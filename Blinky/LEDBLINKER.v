==> flow/design.v <==
module LedBlinker
(
 input wire CLK,
 output reg LED1,
 output reg LED2,
 output reg LED3,
 output reg LED4,
);
 reg [23:0] count = 0;
 always @(posedge CLK)
 begin
   if (count == 23'd2000000)
   begin
     LED1 = ~LED1;
   end
   if (count == 23'd4000000)
   begin
     LED2 = ~LED2;
   end
   if (count == 23'd6000000)
   begin
     LED3 = ~LED3;
   end
   if (count == 23'd8000000)
   begin
     LED4 = ~LED4;
   end
   count <= count + 1;
 end
endmodule
# Step by step through the tools: LedBlinker
# The steps from the RTL of LedBlinker to its reports follow in flow order.
# Line numbers count from 1 in the design file above.
# Operators carry their Yosys type and port widths (W data, S select, Z words).
# Not given: --
# inputs
top_module	LedBlinker
clk_port	CLK
library	sky130hd
lib_corner	tt_025C_1v80

# Word-level counts
# Source: Yosys, flattened and elaborated, memories not mapped. Widths are those after wreduce; folded enables and synchronous resets count as part of the registers. Registers that Yosys merges into a memory's read port (data or address) are not register bits. Print and check cells do not count. Equal cells are merged and count once.
# word_totals
ff_bits	28
in_bits	1
out_inout_bits	4
wordCells	14
# op_classes
n_addsub	1
equal	4
bitwise	4
# op_table
op	n
$eq A24 B23 Y1 const B	2
$add A24 B1 Y24 const B	1
$eq A24 B21 Y1 const B	1
$eq A24 B22 Y1 const B	1
$not A1 Y1	4

# Longest topological paths
# Longest topological path by Yosys (ltp), each cell counted once; first at word level (registers and memories cut), then after technology mapping (sequential cells cut; the memories' decode and read muxes count).
# depth
word_depth	1
ABC_AREA	0
mapped_depth	6

# Netlist
# Yosys stat after the flow's synthesis: flattened, memories mapped to cells. It holds for the ABC_AREA given above (unset counts as 0); a run with the other value may have another netlist.
# The area totals of this step are shown rounded.
# by_type
type	n
sky130_fd_sc_hd__dfxtp_1	24
sky130_fd_sc_hd__xnor2_1	15
sky130_fd_sc_hd__edfxtp_1	4
sky130_fd_sc_hd__xor2_1	7
sky130_fd_sc_hd__nand3_1	9
sky130_fd_sc_hd__nand2_1	11
sky130_fd_sc_hd__nor4_2	3
sky130_fd_sc_hd__or3_4	3
sky130_fd_sc_hd__inv_1	8
sky130_fd_sc_hd__ha_1	2
sky130_fd_sc_hd__nor4b_4	1
sky130_fd_sc_hd__nand4_4	1
sky130_fd_sc_hd__nor4_4	1
sky130_fd_sc_hd__nand4_1	3
sky130_fd_sc_hd__nand3b_1	2
sky130_fd_sc_hd__nor2_1	4
sky130_fd_sc_hd__nor4b_2	1
sky130_fd_sc_hd__and3_1	2
# Not listed: further types 11, cells in them 13.
# synth_totals
cells	114
synth_area_um2	1242
seqArea_um2	600.6
flip_flops	28

# Worst setup path after synthesis
# OpenSTA on the mapped netlist: ideal clock, no wires. The path of least setup slack (recovery checks aside). Input and output delay are each 20% of the period. Register names are those of the netlist, which keeps one name where synthesis merged equal registers.
# synth_path
kind	flip-flop to flip-flop
start	reg count[0]
end	reg LED3
clock_period_ns	3.08
setup_time_ns	0.318
launch_ns	0.000
arrival_ns	1.374
path_slack_ns	1.388
delay_ns	1.692
stages	7
path_buffers	0
synth_period_reached_ns	1.692
# "delay_ns" is the arrival time less input delay plus setup time.
# "stages": output pins that drive a net of the path, with the launching flip-flop's if there is one; two outputs of one cell count as two.
# "synth_period_reached_ns" = period - worst setup slack (recovery checks aside). The figure is calculated, with input and output delays left at 20% of the set period.
# Between the ends stands the longest chain of elaborated cells between them, by number of cells; it is not shown to be the way that was timed. Of several equally long chains one is given.
# Each line given opens the expression or statement behind the cell; cells for indexed reads and writes are added by Yosys, which also makes memories of some case tables.
# synth_via
cell_sequence	sky130_fd_sc_hd__dfxtp_1 sky130_fd_sc_hd__inv_1 sky130_fd_sc_hd__ha_1 sky130_fd_sc_hd__nor4b_2 sky130_fd_sc_hd__nand2_1 sky130_fd_sc_hd__or3_4 sky130_fd_sc_hd__nor4_2
elab_chain_cells	1
# synth_lines
item	line	text
start, declared	9	reg [23:0] count = 0;
start, assigned	28	count <= count + 1;
$eq A24 B23 Y1	20	if (count == 23'd6000000)
end, assigned	22	LED3 = ~LED3;
end, declared	6	output reg LED3,

# Worst path after layout
# Path of least setup slack in the final report of flow run A (OpenROAD, finished layout, wires in). Where an end is a register, its clock arrival counts in the times.
# layout_path
kind	flip-flop to flip-flop
start	reg count[0]
end	reg LED2
clock_period_ns	1.96
setup_time_ns	0.29
launch_ns	0.31
arrival_ns	1.86
path_slack_ns	0.12
stages	7
path_buffers	0
# Between the ends stands the longest chain of elaborated cells between them, by number of cells; it is not shown to be the way that was timed. Of several equally long chains one is given.
# layout_via
cell_sequence	sky130_fd_sc_hd__dfxtp_1 sky130_fd_sc_hd__inv_1 sky130_fd_sc_hd__ha_1 sky130_fd_sc_hd__nor4b_2 sky130_fd_sc_hd__nand2_1 sky130_fd_sc_hd__or3_4 sky130_fd_sc_hd__nor4_2
elab_chain_cells	1
# layout_lines
item	line	text
start, declared	9	reg [23:0] count = 0;
start, assigned	28	count <= count + 1;
$eq A24 B22 Y1	16	if (count == 23'd4000000)
end, assigned	18	LED2 = ~LED2;
end, declared	5	output reg LED2,

Memo
Re: implementation data of LedBlinker

Top module LedBlinker; platform sky130hd; tools Yosys and OpenROAD; 2 stored runs in no particular order. Input and output delays are each 20% of the period that was set; the output load is 0.01 pF.
"period_less_ws_ns" means the clock period less the worst setup slack. The figure is calculated, with input and output delays left at 20% of the set period.
"worstPathTime_ns" is the time allowed to the run's worst setup path (the clock period less input and output delay, where it has them) less its slack. Clock arrival times count: a late capture clock shortens it, a late launch clock lengthens it.
"fin_power_uw" is the tool's figure for a default switching activity; nothing was simulated.
Measured values are rounded.

Flow run A, flow files:
==> flow/run.sh <==
#!/bin/bash
# the make line also repeats the synthesis and layout settings of config.mk as NAME=value (left out here)
make -C /OpenROAD-flow-scripts/flow DESIGN_CONFIG=/design/flow/config.mk WORK_HOME=/design/flow/orfs CLKGATE_MAP_FILE= finish
==> flow/config.mk <==
export PLATFORM = sky130hd
export DESIGN_NAME = LedBlinker
export DESIGN_NICKNAME = LedBlinker
export VERILOG_FILES = /design/flow/design.v
export SDC_FILE = /design/flow/constraint.sdc
export NUM_CORES = 4
export LEC_CHECK = 0
export CAP_MARGIN = 20
export CORE_MARGIN = 2
export CORE_UTILIZATION = 71
export SLEW_MARGIN = 20
==> flow/constraint.sdc <==
create_clock -name core_clock -period 1.96 [get_ports {CLK}]
set_input_delay 0.3920 -clock core_clock [delete_from_list [all_inputs] [get_ports {CLK}]]
set_output_delay 0.3920 -clock core_clock [all_outputs]
set_load 0.01 [all_outputs]

==> results of flow run A, as CSV <==
result,value
fin_power_uw,810.8
hold_ws_ns,0.475
period_less_ws_ns,1.835
finish.utilization_pct,79.6
die_footprint_um2,2100
worstPathTime_ns,1.84
worst_path_kind,"flip-flop to flip-flop"
timing.setup.tns_ns,0.000
fin_ws_ns,0.125
finalCellArea_um2,1345
synth_area_um2,1242

Flow run B, flow files:
==> flow/run.sh <==
#!/bin/bash
# the make line also repeats the synthesis and layout settings of config.mk as NAME=value (left out here)
make -C /OpenROAD-flow-scripts/flow DESIGN_CONFIG=/design/flow/config.mk WORK_HOME=/design/flow/orfs CLKGATE_MAP_FILE= finish
==> flow/config.mk <==
export PLATFORM = sky130hd
export DESIGN_NAME = LedBlinker
export DESIGN_NICKNAME = LedBlinker
export VERILOG_FILES = /design/flow/design.v
export SDC_FILE = /design/flow/constraint.sdc
export NUM_CORES = 4
export LEC_CHECK = 0
export CAP_MARGIN = 20
export CELL_PAD_IN_SITES_DETAIL_PLACEMENT = 0
export CORE_MARGIN = 2
export CORE_UTILIZATION = 27
export CTS_CLUSTER_SIZE = 33
export GPL_ROUTABILITY_DRIVEN = 0
export GPL_TIMING_DRIVEN = 0
export MIN_ROUTING_LAYER = met2
export PLACE_DENSITY_LB_ADDON = 0.2
export SETUP_SLACK_MARGIN = -0.03
export SLEW_MARGIN = 40
==> flow/constraint.sdc <==
create_clock -name core_clock -period 1.56 [get_ports {CLK}]
set_input_delay 0.3120 -clock core_clock [delete_from_list [all_inputs] [get_ports {CLK}]]
set_output_delay 0.3120 -clock core_clock [all_outputs]
set_load 0.01 [all_outputs]

==> results of flow run B, as CSV <==
result,value
fin_power_uw,1182
die_footprint_um2,5160
worstPathTime_ns,1.66
worst_path_kind,"flip-flop to flip-flop"
synth_area_um2,1242
period_less_ws_ns,1.659
fin_ws_ns,-0.099
finish.utilization_pct,34.3
hold_ws_ns,0.470
finalCellArea_um2,1505
timing.setup.tns_ns,-0.349
