==> flow/design.v <==
module CLOCK (
    input wire CLK,      
    output reg S1_A,    
    output reg S1_B,    
    output reg S1_C,    
    output reg S1_D,    
    output reg S1_E,    
    output reg S1_F,    
    output reg S1_G,    
    output reg S2_A,       
    output reg S2_B,       
    output reg S2_C,       
    output reg S2_D,       
    output reg S2_E,       
    output reg S2_F,       
    output reg S2_G,        
    output reg LED1,
    output reg LED2, 
    output reg LED3, 
    output reg LED4,     
);
    reg [3:0] units = 4'b0000;     
    reg [3:0] tens = 4'b0000;      
    reg [36:0] counter = 36'd0;       
    reg [36:0] counter1 = 36'd0 ;    
    reg [36:0] counter2 = 36'd0 ;    
    reg [36:0] counter3 = 36'd0 ;    
    reg [36:0] counter4 = 36'd0 ;    
    parameter MAX_COUNT = 36'd25000000;  
    parameter MAX_COUNTER = 36'd1500000000; 
    parameter MAX_COUNTER2 = 36'd30000000000; 
    parameter MAX_COUNTER3 = 36'd45000000000; 
    parameter MAX_COUNTER4 = 36'd60000000000; 
    always @(posedge CLK) begin
        if (counter == MAX_COUNT) begin
            counter <= 36'd0;
        if (counter1 == MAX_COUNTER)begin
            LED1 = ~LED1;
        end
        if (counter2 == MAX_COUNTER2)begin
            LED2 = ~LED2;
        end
        if (counter3 == MAX_COUNTER3)begin
            LED3 = ~LED3;
        end
        if (counter4 == MAX_COUNTER4)begin
            LED4 = ~LED4;
        end
            if (units == 4'b1001) begin
                units <= 4'b0000;  
                if (tens == 4'b0101) begin
                    tens <= 4'b0000;  
                end else begin
                    tens <= tens + 1;  
                end
            end else begin
                units <= units + 1;  
            end
        end else begin
            counter <= counter + 1;  
            counter1 <= counter1 + 1;
            counter2 <= counter2 + 1;
            counter3 <= counter3 + 1;
            counter4 <= counter4 + 1;
        end
    end
    always @(*) begin
        {S1_A, S1_B, S1_C, S1_D, S1_E, S1_F, S1_G} = 7'b1111111;  
        {S2_A, S2_B, S2_C, S2_D, S2_E, S2_F, S2_G} = 7'b1111111;  
        case (tens)
            4'b0000: {S1_A, S1_B, S1_C, S1_D, S1_E, S1_F, S1_G} = 7'b0000001;  
            4'b0001: {S1_A, S1_B, S1_C, S1_D, S1_E, S1_F, S1_G} = 7'b1001111;  
            4'b0010: {S1_A, S1_B, S1_C, S1_D, S1_E, S1_F, S1_G} = 7'b0010010;  
            4'b0011: {S1_A, S1_B, S1_C, S1_D, S1_E, S1_F, S1_G} = 7'b0000110;  
            4'b0100: {S1_A, S1_B, S1_C, S1_D, S1_E, S1_F, S1_G} = 7'b1001100;  
            4'b0101: {S1_A, S1_B, S1_C, S1_D, S1_E, S1_F, S1_G} = 7'b0100100;  
            4'b0110: {S1_A, S1_B, S1_C, S1_D, S1_E, S1_F, S1_G} = 7'b0100000;  
            default: {S1_A, S1_B, S1_C, S1_D, S1_E, S1_F, S1_G} = 7'b1111111;  
        endcase
        case (units)
            4'b0000: {S2_A, S2_B, S2_C, S2_D, S2_E, S2_F, S2_G} = 7'b0000001;  
            4'b0001: {S2_A, S2_B, S2_C, S2_D, S2_E, S2_F, S2_G} = 7'b1001111;  
            4'b0010: {S2_A, S2_B, S2_C, S2_D, S2_E, S2_F, S2_G} = 7'b0010010;  
            4'b0011: {S2_A, S2_B, S2_C, S2_D, S2_E, S2_F, S2_G} = 7'b0000110;  
            4'b0100: {S2_A, S2_B, S2_C, S2_D, S2_E, S2_F, S2_G} = 7'b1001100;  
            4'b0101: {S2_A, S2_B, S2_C, S2_D, S2_E, S2_F, S2_G} = 7'b0100100;  
            4'b0110: {S2_A, S2_B, S2_C, S2_D, S2_E, S2_F, S2_G} = 7'b0100000;  
            4'b0111: {S2_A, S2_B, S2_C, S2_D, S2_E, S2_F, S2_G} = 7'b0001111;  
            4'b1000: {S2_A, S2_B, S2_C, S2_D, S2_E, S2_F, S2_G} = 7'b0000000;  
            4'b1001: {S2_A, S2_B, S2_C, S2_D, S2_E, S2_F, S2_G} = 7'b0000100;  
            default: {S2_A, S2_B, S2_C, S2_D, S2_E, S2_F, S2_G} = 7'b1111111;  
        endcase
    end
endmodule
-- From RTL to reports: CLOCK
The steps from the RTL of CLOCK to its reports follow in flow order.
Lines are those of the file above, counted from 1.
Library cell names are shortened.
Not given: -
- top: CLOCK
- clock: CLK
- cell library: sky130hd
- library corner: tt_025C_1v80

-- Word-level counts
Counts by Yosys on the flattened word-level netlist (proc, flatten, opt, wreduce; memories kept). Register bits leave out memories and registers merged into their read ports (data or address); mux counts leave out enables and synchronous resets folded into registers. Print and check cells are left out. Cells with the same type and inputs are merged into one.
Memory sizes are those after Yosys's memory passes, which may raise the word count (mostly to a power of two), join words into wider ones and drop unused or constant bits.
- register bits at 197
- ROM bits at 112
- memories at 1
- input bits: 1
- output and inout bits at 18
- noted elaborated cells: 42
- memories (name ; depth ; bits a word ; read ports ; write ports ; line ; RTL):
    (name not given) ; 16 ; 7 ; 1 ; 0 ; 80 ; case (units)
- noted add/sub/neg operators: 7
- noted eq/ne operators: 12
- noted muxes and demuxes: 1
- bitwise operators at 4
- noted reduce/logical cells: 6
- operators by type and width (kind ; count):
    adder 37 x 1 -> 37 bit with constant B ; 5
    == test 37 x 36 -> 1 bit with constant B ; 2
    parallel mux 7 bit (select 7 bit) ; 1
    == test 37 x 25 -> 1 bit with constant B ; 1
    == test 37 x 31 -> 1 bit with constant B ; 1
    == test 37 x 35 -> 1 bit with constant B ; 1
    == test 4 x 3 -> 1 bit with constant B ; 3
    AND reduction 2 bit ; 5
    adder 4 x 1 -> 4 bit with constant B ; 2
    == test 4 x 2 -> 1 bit with constant B ; 2
    inverter 1 bit ; 4
    == test 4 x 1 -> 1 bit with constant B ; 1
    == test 4 bit with constant B ; 1
    logical NOT 4 bit ; 1

-- Longest topological paths
Depth = most cells in a row (Yosys ltp): at word level without a register or memory, in the mapped netlist without a sequential cell, where the memories' decode and read muxes count.
- depth after elaboration at 2
- ABC_AREA at 0
- noted mapped depth: 7
- noted depth with buffers taken out: 7

-- Synthesis result
Yosys stat after the flow's synthesis: flattened, memories mapped to cells. It holds for the ABC_AREA given above (unset counts as 0); a run with the other value may have another netlist.
The area totals of this step are shown rounded.
- cell types (cell type ; count ; area in all (um^2)):
    edfxtp_1 ; 160 ; 4.8E+03
    xnor2_1 ; 121 ; 1.06E+03
    dfxtp_1 ; 37 ; 740.71
    xor2_1 ; 55 ; 481.712
    nand3_1 ; 74 ; 370.355
    nand4_1 ; 48 ; 300.288
    nand2_1 ; 74 ; 277.766
    nor2_1 ; 74 ; 277.766
    ha_1 ; 19 ; 237.728
    and3_1 ; 34 ; 212.704
    nor4_1 ; 27 ; 168.912
    and4_1 ; 15 ; 131.376
    inv_1 ; 30 ; 112.608
    nor4b_1 ; 11 ; 96.342
    nor3_1 ; 18 ; 90.086
    a21oi_1 ; 11 ; 55.053
    clkbuf_1 ; 11 ; 41.29
    nand2b_1 ; 6 ; 37.536
Not listed: further types 28, cells in them 55.
- mapped cells at 880
- synthesis area at 0.0099 mm^2
- area of sequential cells at 0.0055 mm^2
- noted flip-flop cells: 197
- buffers at 15

-- Worst setup path after synthesis
Path of least setup slack by OpenSTA after synthesis, without wires, with an ideal clock, recovery checks aside; 20% of the period is set as input and as output delay. Where synthesis merged equal registers, the netlist keeps one of their names.
- kind: flip-flop to flip-flop
- from: reg counter[11]
- to: reg tens[0]
- period: 11.0 ns
- noted library setup time: 0.472 ns
- noted time at the first pin: 0.000 ns
- noted data arrival time: 4.262 ns
- data required time at 10.528 ns
- slack at 6.266 ns
- delay of the path at 4.734 ns
- noted stages: 7
- path buffers at 0
- noted synthesis period reached: 4.734 ns
"delay of the path" = arrival - input delay + setup time.
"stages" counts driving pins, that of a launching flip-flop among them; a cell with two outputs on the path counts twice.
"synthesis period reached" is the clock period less the worst setup slack; recovery checks do not enter. This is arithmetic on one report: input and output delays are still those of the set period (20% each).
Between the ends stands the longest chain of elaborated cells between them, by number of cells; it is not shown to be the way that was timed. Of several equally long chains one is given.
A line is the first line of the expression or statement that the cell stems from. Yosys adds cells for indexed reads and writes and turns some case tables into memories.
- cells stage by stage: dfxtp_1 > and4_1 > and2_1 > nand4_1 > nor3_2 > inv_1 > nor3_1
- cells in the longest elaborated chain at 2
- noted elaborated cells between the ends (all ways): 2
- source lines of those cells at 1
- classes of those cells: 1 x eq/ne; 1 x reduce/logical
- ends and longest elaborated chain, after synthesis (element ; line ; RTL):
    from (decl) ; 24 ; reg [36:0] counter = 36'd0;
    from (assign) ; 36 ; counter <= 36'd0;
    from (assign) ; 60 ; counter <= counter + 1;
    == test 37 x 25 -> 1 bit ; 35 ; if (counter == MAX_COUNT) begin
    AND reduction 2 bit ; - ;
    to (assign) ; 52 ; tens <= 4'b0000;
    to (assign) ; 54 ; tens <= tens + 1;
    to (decl) ; 23 ; reg [3:0] tens = 4'b0000;

-- Worst path after layout
Path of least setup slack in the final report of flow run 1 (OpenROAD, finished layout, wires in). Where an end is a register, its clock arrival counts in the times.
- kind: flip-flop to output port
- from: reg tens[0]
- to: out S1_F
- period: 6.99 ns
- external output delay: 1.40 ns
- noted time at the first pin: 0.44 ns
- noted data arrival time: 2.56 ns
- data required time at 5.59 ns
- slack at 3.04 ns
- noted stages: 7
- path buffers at 2
Between the ends stands the longest chain of elaborated cells between them, by number of cells; it is not shown to be the way that was timed. Of several equally long chains one is given.
- cells stage by stage: edfxtp_1 > ha_1 > clkbuf_1 > nor3_1 > nor2_1 > or3_1 > clkdlybuf4s50_1
- cells in the longest elaborated chain at 2
- noted elaborated cells between the ends (all ways): 8
- classes of those cells: 6 x eq/ne; 1 x mux; 1 x reduce/logical
- ends and longest elaborated chain, post-layout (element ; line ; RTL):
    from (decl) ; 23 ; reg [3:0] tens = 4'b0000;
    from (assign) ; 52 ; tens <= 4'b0000;
    from (assign) ; 54 ; tens <= tens + 1;
    == test 4 x 3 -> 1 bit ; 70 ; case (tens)
    parallel mux 7 bit (select 7 bit) ; 70 ;
    to (decl) ; 8 ; output reg S1_F,

Measured data: module CLOCK, platform sky130hd, 2 stored runs of the flow under differing settings, order arbitrary. Input and output delays are each 20% of the period that was set; the output load is 0.01 pF.
"clock period achieved": clock period set for the run, less the worst setup slack. It is reckoned from that one timing run; input and output delays stay at 20% of the period that was set.
"critical path time" is the time allowed to the run's worst setup path (the clock period less input and output delay, where it has them) less its slack. Clock arrival times count: a late capture clock shortens it, a late launch clock lengthens it.
"total design power" rests on the timing tool's default activity at the inputs, not on a simulated workload.
The results are shown rounded.

Flow run 1

==> flow/run.sh <==
#!/bin/bash
# the make line also repeats the synthesis and layout settings of config.mk as NAME=value (left out here)
make -C /OpenROAD-flow-scripts/flow DESIGN_CONFIG=/design/flow/config.mk WORK_HOME=/design/flow/orfs CLKGATE_MAP_FILE= finish
==> flow/config.mk <==
export PLATFORM = sky130hd
export DESIGN_NAME = CLOCK
export DESIGN_NICKNAME = CLOCK
export VERILOG_FILES = /design/flow/design.v
export SDC_FILE = /design/flow/constraint.sdc
export NUM_CORES = 4
export LEC_CHECK = 0
export CAP_MARGIN = 20
export CELL_PAD_IN_SITES_DETAIL_PLACEMENT = 2
export CELL_PAD_IN_SITES_GLOBAL_PLACEMENT = 3
export CORE_MARGIN = 2
export CORE_UTILIZATION = 51
export CTS_CLUSTER_SIZE = 16
export GPL_TIMING_DRIVEN = 0
export MIN_ROUTING_LAYER = met1
export PLACE_DENSITY = 0.63
export SETUP_SLACK_MARGIN = 1.49
export SLEW_MARGIN = 20
export TNS_END_PERCENT = 90
==> flow/constraint.sdc <==
create_clock -name core_clock -period 6.99 [get_ports {CLK}]
set_input_delay 1.3980 -clock core_clock [delete_from_list [all_inputs] [get_ports {CLK}]]
set_output_delay 1.3980 -clock core_clock [all_outputs]
set_load 0.01 [all_outputs]

Measured in flow run 1:
- noted the standard-cell area after layout: 0.011 mm^2
- noted the clock period achieved: 3.955 ns
- utilization in the final report at 0.57
- critical path time: 2.56 ns
- kind of the worst setup path: flip-flop to output port
- die footprint: 0.021 mm^2
- chip area after synthesis (Yosys) at 0.0099 mm^2
- noted the total design power: 2200 uW
- worst slack on setup checks at 3.0 ns
- noted the setup total negative slack: 0.000 ns

Flow run 2

==> flow/run.sh <==
#!/bin/bash
# the make line also repeats the synthesis and layout settings of config.mk as NAME=value (left out here)
make -C /OpenROAD-flow-scripts/flow DESIGN_CONFIG=/design/flow/config.mk WORK_HOME=/design/flow/orfs CLKGATE_MAP_FILE= finish
==> flow/config.mk <==
export PLATFORM = sky130hd
export DESIGN_NAME = CLOCK
export DESIGN_NICKNAME = CLOCK
export VERILOG_FILES = /design/flow/design.v
export SDC_FILE = /design/flow/constraint.sdc
export NUM_CORES = 4
export LEC_CHECK = 0
export CAP_MARGIN = 15
export CELL_PAD_IN_SITES_DETAIL_PLACEMENT = 0
export CORE_ASPECT_RATIO = 0.94
export CORE_MARGIN = 6
export CORE_UTILIZATION = 31
export GPL_TIMING_DRIVEN = 1
export MAX_ROUTING_LAYER = met4
export MIN_ROUTING_LAYER = met1
export PLACE_DENSITY_LB_ADDON = 0.26
export SETUP_SLACK_MARGIN = 1.15
export SLEW_MARGIN = 40
export TNS_END_PERCENT = 75
==> flow/constraint.sdc <==
create_clock -name core_clock -period 4.94 [get_ports {CLK}]
set_input_delay 0.9880 -clock core_clock [delete_from_list [all_inputs] [get_ports {CLK}]]
set_output_delay 0.9880 -clock core_clock [all_outputs]
set_load 0.01 [all_outputs]

Measured in flow run 2:
- noted the standard-cell area after layout: 0.011 mm^2
- noted the clock period achieved: 3.332 ns
- utilization in the final report at 0.36
- critical path time: 2.34 ns
- kind of the worst setup path: flip-flop to output port
- die footprint: 0.036 mm^2
- chip area after synthesis (Yosys) at 0.0099 mm^2
- noted the total design power: 3100 uW
- worst slack on setup checks at 1.6 ns
- noted the setup total negative slack: 0.000 ns
