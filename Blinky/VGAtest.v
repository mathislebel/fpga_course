==> flow/design.v <==
`timescale 1ns / 1ps
module main(
    input wire CLK,           
    input wire SW1,          
    input wire SW2,          
    input wire SW3,          
    input wire SW4,          
    output wire VGA_HS,      
    output wire VGA_VS,      
    output reg  VGA_R2,      
    output reg  VGA_G2,      
    output reg  VGA_B2,      
    output reg  VGA_R1,      
    output reg  VGA_G1,      
    output reg  VGA_B1       
);
    localparam H_DISPLAY = 640;
    localparam V_DISPLAY = 480;
    localparam H_FRONT = 16;
    localparam H_PULSE = 96;
    localparam H_BACK = 48;
    localparam V_FRONT = 10;
    localparam V_PULSE = 2;
    localparam V_BACK = 33;
    localparam H_SYNC_CYCLES = H_DISPLAY + H_FRONT + H_PULSE + H_BACK;
    localparam V_SYNC_CYCLES = V_DISPLAY + V_FRONT + V_PULSE + V_BACK;
    localparam RECT_WIDTH = 17;    
    localparam RECT_HEIGHT = 10;   
    localparam PLAYER_WIDTH = 30;
    localparam PLAYER_HEIGHT = 50;
    localparam PLAYER_SPEED = 250000;
    reg [9:0] h_count = 0;   
    reg [9:0] v_count = 0;   
    reg [9:0] player_x = H_DISPLAY / 2 - PLAYER_WIDTH / 2;   
    reg [9:0] player_y = V_DISPLAY / 2 - PLAYER_HEIGHT / 2;
    reg [31:0] r_PLAYER_COUNT = 0;
    always @(posedge CLK) begin
            if (h_count == H_SYNC_CYCLES - 1) begin
                h_count <= 0;
                if (v_count == V_SYNC_CYCLES - 1)
                    v_count <= 0;
                else
                    v_count <= v_count + 1;
            end else begin
                h_count <= h_count + 1;
            end
        end
    assign VGA_HS = (h_count >= H_DISPLAY + H_FRONT) && (h_count < H_DISPLAY + H_FRONT + H_PULSE);
    assign VGA_VS = (v_count >= V_DISPLAY + V_FRONT) && (v_count < V_DISPLAY + V_FRONT + V_PULSE);
    reg [9:0] square_x[0:89];  
    reg [9:0] square_y[0:89];  
    integer i;
    initial begin
        for (i = 0; i < 90; i = i + 1) begin
            square_x[i] = 10 + (i % 18) * 35;
            square_y[i] = 100 + (i / 18) * 75;
        end
    end
    wire square_active[0:89];
    generate
        genvar idx;
        for (idx = 0; idx < 90; idx = idx + 1) begin : square_check
            assign square_active[idx] = (h_count >= square_x[idx]) && (h_count < square_x[idx] + RECT_WIDTH) &&
                                        (v_count >= square_y[idx]) && (v_count < square_y[idx] + RECT_HEIGHT);
        end
    endgenerate
    reg [2:0] temp_red, temp_green, temp_blue;
    always @(posedge CLK) begin
        temp_red = 3'b000;
        temp_green = 3'b000;
        temp_blue = 3'b000;
        for (i = 0; i < 90; i = i + 1) begin
            if (square_active[i]) begin
                temp_red = 3'b111;
                temp_green = 3'b111;
                temp_blue = 3'b111;
            end
        end
    end
    always @(posedge CLK) begin
        if (r_PLAYER_COUNT < PLAYER_SPEED) begin
            r_PLAYER_COUNT <= r_PLAYER_COUNT + 1;
        end else begin
            r_PLAYER_COUNT <= 0;
            if (SW1 && player_y < V_DISPLAY - PLAYER_HEIGHT) begin
                player_y <= player_y - 1;  
            end
            if (SW2 && player_y > 0) begin
                player_y <= player_y + 1;  
            end
            if (SW3 && player_x > 0) begin
                player_x <= player_x - 1;  
            end
            if (SW4 && player_x < H_DISPLAY - PLAYER_WIDTH) begin
                player_x <= player_x + 1;  
            end
        end
    end
    always @(posedge CLK) begin
            if (h_count < H_DISPLAY && v_count < V_DISPLAY) begin
                if ((h_count >= player_x) && (h_count < player_x + PLAYER_WIDTH) &&
                    (v_count >= player_y) && (v_count < player_y + PLAYER_HEIGHT)) begin
                    VGA_R2 <= 3'b000;
                    VGA_G2 <= 3'b111;
                    VGA_B2 <= 3'b000;
                end else begin
                    VGA_R2 <= temp_red;
                    VGA_G2 <= temp_green;
                    VGA_B2 <= temp_blue;
                end
            end else begin
                VGA_R2 <= 3'b000;
                VGA_G2 <= 3'b000;
                VGA_B2 <= 3'b000;
            end
        end
    always @(posedge CLK) begin
        VGA_R1 <= 3'b000;   
        VGA_G1 <= 3'b000;
        VGA_B1 <= 3'b000;
    end
endmodule
; ---- From RTL to reports: main
; What the tools print for main, step after step.
; Lines are those of the file above, counted from 1.
; Operators carry their Yosys type and port widths (W data, S select, Z words).
; Library cell names are shortened.
; Not given: n/a
[design]
top = main
clock_port = CLK
cell_library = sky130hd
lib_corner = tt_025C_1v80

; ---- Elaborated design
; Source: Yosys, flattened and elaborated, memories not mapped. Widths are those after wreduce. Registers that Yosys merges into a memory's read port (data or address) are not register bits. Print and check cells do not count.
; Yosys's memory passes give these memory sizes; they may raise the number of words (mostly to a power of two), join words into wider ones and drop unused or constant bits.
[word_totals]
regBits = 75
rom_bits = 2432
mem_count = 2
input_bits = 5
output_inout_bits = 8
wordCells = 870
[classes]
n_addsub = 189
compare = 375
equal = 2
muxes = 6
bitwise = 2
reduce_and_logical = 286
[mem_list]
columns = memory, size, word_bits, line_no
row1 = square_x, 4, 320, 50  ; reg [9:0] square_x[0:89];
row2 = square_y, 4, 288, 51  ; reg [9:0] square_y[0:89];
[op_table]
columns = cell, n
row1 = $lt A10 B11 Y1, 182
row2 = $ge A10 B10 Y1, 182
row3 = $add A10 B5 Y11 const B, 91
row4 = $add A10 B4 Y11 const B, 90
row5 = $logic_and A1 B1 Y1, 280
row6 = $reduce_or A89 Y1, 1
row7 = $add A10 B1 Y10 const B, 4
row8 = $mux W10, 4
row9 = $add A32 B1 Y32 const B, 1
row10 = $lt A32 B18 Y1 const B, 1
row11 = $lt A10 B10 Y1 const B, 3
row12 = $lt A10 B9 Y1 const B, 3
row13 = $sub A10 B1 Y10 const B, 2
row14 = $gt A10 B1 Y1 const B, 2
row15 = $eq A10 B10 Y1 const B, 2
row16 = $add A10 B6 Y11 const B, 1
row17 = $ge A10 B10 Y1 const B, 1
row18 = $ge A10 B9 Y1 const B, 1
row19 = $reduce_and A2 Y1, 2
row20 = $reduce_bool A2 Y1, 2
row21 = $not A1 Y1, 2
row22 = $reduce_or A2 Y1, 1
row23 = $mux W1, 2

; ---- Longest topological paths
; Depth = most cells in a row (Yosys ltp): at word level without a register or memory, in the mapped netlist without a sequential cell, where the memories' decode and read muxes count.
[depth]
ltp_word = 6
ABC_AREA = 0
mapped_depth = 12
ltp_nobuf = 12

; ---- Synthesis result
; Yosys stat after the flow's synthesis: flattened, memories mapped to cells. It holds for the ABC_AREA given above (unset counts as 0); a run with the other value may have another netlist.
[mapped]
mapped_cells = 605
mapped_area_um2 = 5385.2
seqArea_um2 = 1801.7
ff_cells = 75
buf_cells = 26
[types]
columns = type, n, area_total_um2
row1 = dfxtp_1, 45, 900.864
row2 = edfxtp_1, 30, 900.864
row3 = ha_1, 65, 813.28
row4 = xnor2_1, 39, 341.578
row5 = nor2_1, 68, 255.245
row6 = xor2_1, 21, 183.926
row7 = nand2_1, 40, 150.144
row8 = o21ai_0, 29, 145.139
row9 = a21oi_1, 27, 135.13
row10 = nand3_1, 27, 135.13
row11 = inv_1, 34, 127.622
row12 = nor3_1, 18, 90.086
row13 = nor2b_1, 12, 75.072
row14 = buf_2, 14, 70.067
row15 = nand4_1, 10, 62.56
row16 = nor4_1, 9, 56.304
row17 = a211oi_1, 7, 52.55
row18 = a21o_1, 6, 45.043
; Not listed: further types 47, cells in them 104.

; ---- Path before layout
; Path of least setup slack by OpenSTA after synthesis, without wires, with an ideal clock, recovery checks aside; 20% of the period is set as input and as output delay. Where synthesis merged equal registers, the netlist keeps one of their names.
[synth_timing]
kind = reg-to-reg
start = reg player_x[3]
end = reg player_x[9]
clock_period_ns = 3.72
setup_ns = 0.261
t_first_pin_ns = 0.000
t_arrival_ns = 2.854
required_ns = 3.459
path_slack_ns = 0.605
path_delay_ns = 3.115
stages = 12
n_path_buf = 0
period_less_setup_slack_ns = 3.115
; "path_delay_ns" is the arrival time less input delay plus setup time.
; "stages" counts driving pins, that of a launching flip-flop among them; a cell with two outputs on the path counts twice.
; "period_less_setup_slack_ns" = period - worst setup slack (recovery checks aside). The figure is calculated, with input and output delays left at 20% of the set period.
; The rows between start and end are the longest chain of elaborated cells between them; the timing report does not say that the signal goes this way. Where chains are equally long, one stands for them.
; Each line given opens the expression or statement behind the cell; cells for indexed reads and writes are added by Yosys, which also makes memories of some case tables.
; The path ends at the data pin of a flip-flop with enable; ways to the enable are not counted.
[synth_between]
path_cell_list = edfxtp_1 > o41ai_4 > o21ai_0 > inv_1 > o21ai_0 > ha_1 > and3_1 > a221o_1 > o211a_1 > o21a_1 > nor2_2 > xnor2_1
elab_chain_len = 4
cone_cells = 8
lines_between = 4
cone_classes = add/sub (2); compare (2); mux (2); reduce/logical (2)
[synth_rtl]
columns = element, line_no
row1 = from (decl), 34  ; reg [9:0] player_x = H_DISPLAY / 2 - PLAYER_WIDTH / 2;
row2 = from (assign), 92  ; player_x <= player_x - 1;
row3 = from (assign), 95  ; player_x <= player_x + 1;
row4 = $gt A10 B1 Y1, 91  ; if (SW3 && player_x > 0) begin
row5 = $logic_and A1 B1 Y1, 91
row6 = $mux W10, 91
row7 = $mux W10, 94  ; if (SW4 && player_x < H_DISPLAY - PLAYER_WIDTH) begin
row8 = to (assign), 92
row9 = to (assign), 95
row10 = to (decl), 34

; ---- Path in the finished layout
; Path of least setup slack in the final report of run 1 (OpenROAD, finished layout, wires in). Where an end is a register, its clock arrival counts in the times.
[layout_timing]
kind = reg-to-reg
start = reg player_x[4]
end = reg player_x[8]
clock_period_ns = 3.37
setup_ns = 0.25
t_first_pin_ns = 0.34
t_arrival_ns = 3.20
required_ns = 3.46
path_slack_ns = 0.26
stages = 14
n_path_buf = 1
; The rows between start and end are the longest chain of elaborated cells between them; the timing report does not say that the signal goes this way. Where chains are equally long, one stands for them.
; The path ends at the data pin of a flip-flop with enable; ways to the enable are not counted.
[layout_between]
path_cell_list = edfxtp_1 > o41ai_4 > o21ai_0 > inv_1 > o21ai_1 > buf_4 > inv_1 > fa_1 > nor2b_1 > o21ai_0 > a21boi_0 > o21ai_0 > a21oi_1 > xor2_1
elab_chain_len = 4
cone_cells = 8
lines_between = 4
cone_classes = add/sub (2); compare (2); mux (2); reduce/logical (2)
[layout_rtl]
columns = element, line_no
row1 = from (decl), 34  ; reg [9:0] player_x = H_DISPLAY / 2 - PLAYER_WIDTH / 2;
row2 = from (assign), 92  ; player_x <= player_x - 1;
row3 = from (assign), 95  ; player_x <= player_x + 1;
row4 = $gt A10 B1 Y1, 91  ; if (SW3 && player_x > 0) begin
row5 = $logic_and A1 B1 Y1, 91
row6 = $mux W10, 91
row7 = $mux W10, 94  ; if (SW4 && player_x < H_DISPLAY - PLAYER_WIDTH) begin
row8 = to (assign), 92
row9 = to (assign), 95
row10 = to (decl), 34

; Measured data: module main, platform sky130hd, 2 stored runs of the flow under differing settings, order arbitrary. Input and output delays are each 20% of the period that was set; the output load is 0.01 pF.
; "clock_period_reached_ns" is the run's clock period less its worst setup slack. It is reckoned from that one timing run; input and output delays stay at 20% of the period that was set.

[run 1: settings]
period_ns = 3.37
CAP_MARGIN = 20
CORE_MARGIN = 2
CORE_UTILIZATION = 40
SLEW_MARGIN = 20
[run 1: results]
worst_hold_slack_ns = 0.440
yosys_chip_area_um2 = 5385.2
ws_setup_ns = 0.263
total_die_area_um2 = 14407.2
clock_period_reached_ns = 3.107
finalUtil_frac = 0.459

[run 2: settings]
period_ns = 2.09
CORE_UTILIZATION = 48
SETUP_SLACK_MARGIN = -0.06
PLACE_DENSITY = 0.88
HOLD_SLACK_MARGIN = 0.03
CELL_PAD_IN_SITES_GLOBAL_PLACEMENT = 0
CELL_PAD_IN_SITES_DETAIL_PLACEMENT = 0
CAP_MARGIN = 20
CORE_MARGIN = 2
SLEW_MARGIN = 20
[run 2: results]
worst_hold_slack_ns = 0.444
yosys_chip_area_um2 = 5385.2
ws_setup_ns = -0.697
total_die_area_um2 = 12082.4
clock_period_reached_ns = 2.787
finalUtil_frac = 0.646
